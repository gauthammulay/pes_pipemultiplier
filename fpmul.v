==> flow/design.v <==
module pes_fpmul(
input clk,in_ready,
input [10:0] a,b,
output reg [10:0]product,
output reg done
);
reg sign_a,sign_b,sign_p;
reg [5:0] exp_a,exp_b,exp_p;
reg [3:0] man_a,man_b,man_p;
reg [5:0] temp_expa,temp_expb,temp_expp;
reg [4:0] temp_mana,temp_manb;
reg [9:0]temp_manp;
always@(posedge clk) begin
if(a==0||b==0)begin
product=0;
done=1'b1;
end
else begin
if(in_ready)begin
{sign_a,exp_a,man_a}<=a;
{sign_b,exp_b,man_b}<=b;
temp_mana={1'b1,man_a};
temp_manb={1'b1,man_b};
temp_expa=exp_a-6'd31;
temp_expb=exp_b-6'd31;
sign_p=sign_a^sign_b;
temp_expp = temp_expa+temp_expb;
temp_manp = temp_mana*temp_manb;
if(temp_manp[9]) begin
man_p=temp_manp[8:5];
exp_p=temp_expp+6'd32;
product={sign_p,exp_p,man_p};
done=1'b1;
end
else if(temp_manp[9]==0)begin
man_p=temp_manp[7:4];
exp_p=temp_expp+6'd31;
product={sign_p,exp_p,man_p};
done=1'b1;
end
end
end
end
endmodule
# ---- From RTL to reports: pes_fpmul
# Tool output for the design above, in the order of the flow.
# Line numbers count from 1 in the design file above.
# Operators carry their Yosys type and port widths (W data, S select, Z words).
# Cell names lack the library's common part.
# The mark n/a stands for no value.
dict set report setup {
  top_module {pes_fpmul}
  clk_port {clk}
  lib {sky130hd}
  lib_corner {tt_025C_1v80}
}

# ---- Elaborated design
# Counts by Yosys on the flattened word-level netlist (proc, flatten, opt, wreduce; memories kept). Register bits leave out memories and registers merged into their read ports (data or address); mux counts leave out enables and synchronous resets folded into registers. Print and check cells are left out. Cells with the same type and inputs are merged into one.
dict set report bits {
  out_inout_bits 12
  regBits 33
  input_bits 24
  word_cells 20
}
dict set report classes {
  reduce_logical 4
  n_mul 1
  bitwise 2
  n_mux 1
  add_sub_neg 5
}
# cell count
set op_table {}
lappend op_table {{$mul A5 B5 Y10} 1}
lappend op_table {{$logic_not A11 Y1} 2}
lappend op_table {{$sub A6 B5 Y6 const B} 2}
lappend op_table {{$mux W10} 1}
lappend op_table {{$add A6 B5 Y6 const B} 1}
lappend op_table {{$add A6 B6 Y6} 1}
lappend op_table {{$add A6 B6 Y6 const B} 1}
lappend op_table {{$reduce_and A2 Y1} 1}
lappend op_table {{$xor A1 B1 Y1} 1}
lappend op_table {{$logic_or A1 B1 Y1} 1}
lappend op_table {{$not A1 Y1} 1}

# ---- Logic depth
# Longest topological path by Yosys (ltp), each cell counted once; first at word level (registers and memories cut), then after technology mapping (sequential cells cut; the memories' decode and read muxes count).
dict set report logic_depth {
  ltp_word 4
  ABC_AREA 0
  ltp_mapped 13
  ltp_nobuf 13
}

# ---- After synthesis
# The flow's flattened synthesis, as Yosys stat reports it; memories are mapped. The netlist is that of the ABC_AREA named above (0 if unset); the other value can give another one.
# Totals and module areas in this step are rounded.
# cell_type count type_area_um2
set by_type {}
lappend by_type {edfxtp_1 22 660.634}
lappend by_type {ha_1 25 312.8}
lappend by_type {dfxtp_1 11 220.211}
lappend by_type {fa_1 9 180.173}
lappend by_type {inv_1 24 90.086}
lappend by_type {xnor2_1 10 87.584}
lappend by_type {and2_1 8 50.048}
lappend by_type {xor2_1 5 43.792}
lappend by_type {a21oi_1 8 40.038}
lappend by_type {nor2_1 10 37.536}
lappend by_type {a22o_1 4 35.034}
lappend by_type {nand2_1 9 33.782}
lappend by_type {a211oi_1 4 30.029}
lappend by_type {mux2_4 2 30.029}
lappend by_type {o211a_1 3 30.029}
lappend by_type {a211oi_2 2 25.024}
lappend by_type {nand3_1 5 25.024}
lappend by_type {nor4_1 4 25.024}
# Other cell types: 21; their cells: 27.
dict set report mapped {
  seq_area_um2 880.8
  synth_area_um2 2172
  flip_flops 33
  cells 192
  buffers 2
}

# ---- Worst setup path after synthesis
# Path of least setup slack by OpenSTA after synthesis, without wires, with an ideal clock, recovery checks aside; 20% of the period is set as input and as output delay. Where synthesis merged equal registers, the netlist keeps one of their names.
dict set report synth_timing {
  path_type {register to register}
  startpoint {reg man_b[3]}
  endpoint {reg (no name shown)}
  path_delay_ns 4.041
  required_time_ns 5.123
  launch_ns 0.000
  setup_ns 0.117
  slack_ns 1.199
  driving_pins 14
  tclk_ns 5.24
  t_arrival_ns 3.924
  n_path_buf 0
  period_less_setup_slack_ns 4.041
}
# "path_delay_ns" = arrival - input delay + setup time.
# "driving_pins" counts driving pins, that of a launching flip-flop among them; a cell with two outputs on the path counts twice.
# "period_less_setup_slack_ns" = period - worst setup slack (recovery checks aside). The figure is calculated, with input and output delays left at 20% of the set period.
# The rows between start and end are the longest chain of elaborated cells between them; the timing report does not say that the signal goes this way. Where chains are equally long, one stands for them.
# Each line given opens the expression or statement behind the cell; cells for indexed reads and writes are added by Yosys, which also makes memories of some case tables.
dict set report synth_via {
  path_cell_list {edfxtp_1 -> and2_1 -> fa_1 -> inv_1 -> fa_1 -> fa_1 -> inv_1 -> ha_1 -> nand4_1 -> o211a_1 -> a211oi_2 -> nand2_4 -> mux2_4 -> a22o_1}
  elab_chain_cells 2
  cone_cells 2
  cone_lines 2
  cone_classes {mul (1); mux (1)}
}
# element line
set synth_lines {}
lappend synth_lines {{start, declared} 9} ;# reg [3:0] man_a,man_b,man_p;
lappend synth_lines {{$mul A5 B5 Y10} 28} ;# temp_manp = temp_mana*temp_manb;
lappend synth_lines {{$mux W10} 29} ;# if(temp_manp[9]) begin
lappend synth_lines {{end, assigned} 32}
lappend synth_lines {{end, assigned} 38}
lappend synth_lines {{end, declared} 4}

# ---- Worst path after layout
# Path of least setup slack in the final report of stored run 2 (OpenROAD, finished layout, wires in). Where an end is a register, its clock arrival counts in the times.
dict set report layout_timing {
  path_type {register to register}
  startpoint {reg man_a[1]}
  endpoint {reg (no name shown)}
  required_time_ns 2.99
  setup_ns 0.10
  n_path_buf 1
  driving_pins 15
  slack_ns -1.07
  launch_ns 0.28
  t_arrival_ns 4.06
  tclk_ns 2.82
}
# The rows between start and end are the longest chain of elaborated cells between them; the timing report does not say that the signal goes this way. Where chains are equally long, one stands for them.
dict set report layout_via {
  path_cell_list {edfxtp_1 -> and2_4 -> fa_1 -> inv_1 -> fa_1 -> fa_1 -> inv_2 -> ha_4 -> nand4_1 -> o211a_1 -> buf_4 -> o31a_4 -> nand2_4 -> mux2_4 -> a22o_1}
  elab_chain_cells 2
  cone_cells 2
  cone_lines 2
  cone_classes {mul (1); mux (1)}
}
# element line
set layout_lines {}
lappend layout_lines {{start, declared} 9} ;# reg [3:0] man_a,man_b,man_p;
lappend layout_lines {{$mul A5 B5 Y10} 28} ;# temp_manp = temp_mana*temp_manb;
lappend layout_lines {{$mux W10} 29} ;# if(temp_manp[9]) begin
lappend layout_lines {{end, assigned} 32}
lappend layout_lines {{end, assigned} 38}
lappend layout_lines {{end, declared} 4}

# Settings and measured results of 2 stored flow runs for module pes_fpmul (sky130hd), not sorted in any way. The constraints put input and output delay at 20% of the set period each and load the outputs with 0.01 pF.
# By "period_reached_ns" is meant the clock period of the run minus its worst setup slack. This is arithmetic on one report: input and output delays are still those of the set period (20% each).
# "worst_path_allowed_less_slack_ns" = time allowed to the worst setup path (clock period - input delay - output delay, where it has them) - its slack; a late launch clock adds to it, a late capture clock takes from it.
# "final_power_mw" is the tool's figure for a default switching activity; nothing was simulated.
# Values from the reports are rounded here.
run="stored run 1" settings period_ns=4.54 CORE_UTILIZATION=70 SETUP_SLACK_MARGIN=1.21 PLACE_DENSITY=0.42 CORE_MARGIN=9 CELL_PAD_IN_SITES_GLOBAL_PLACEMENT=2 CELL_PAD_IN_SITES_DETAIL_PLACEMENT=0 TNS_END_PERCENT=90 ABC_AREA=1 GPL_ROUTABILITY_DRIVEN=1 CTS_CLUSTER_SIZE=58 CAP_MARGIN=20 SLEW_MARGIN=20
run="stored run 1" outcome="not finished: placement ended with error GPL-0301"
run="stored run 2" settings period_ns=2.82 CAP_MARGIN=20 CORE_MARGIN=2 CORE_UTILIZATION=40 SLEW_MARGIN=20
run="stored run 2" results synth_area_um2=2172 die_um2=6036 final_cell_area_um2=3039 post_route_util_frac=0.588 fin_ws_ns=-1.066 tns_setup_ns=-9.794 worst_hold_slack_ns=0.485 final_power_mw=2.163 period_reached_ns=3.886 worst_path_allowed_less_slack_ns=3.89 worstPathKind="register to register"
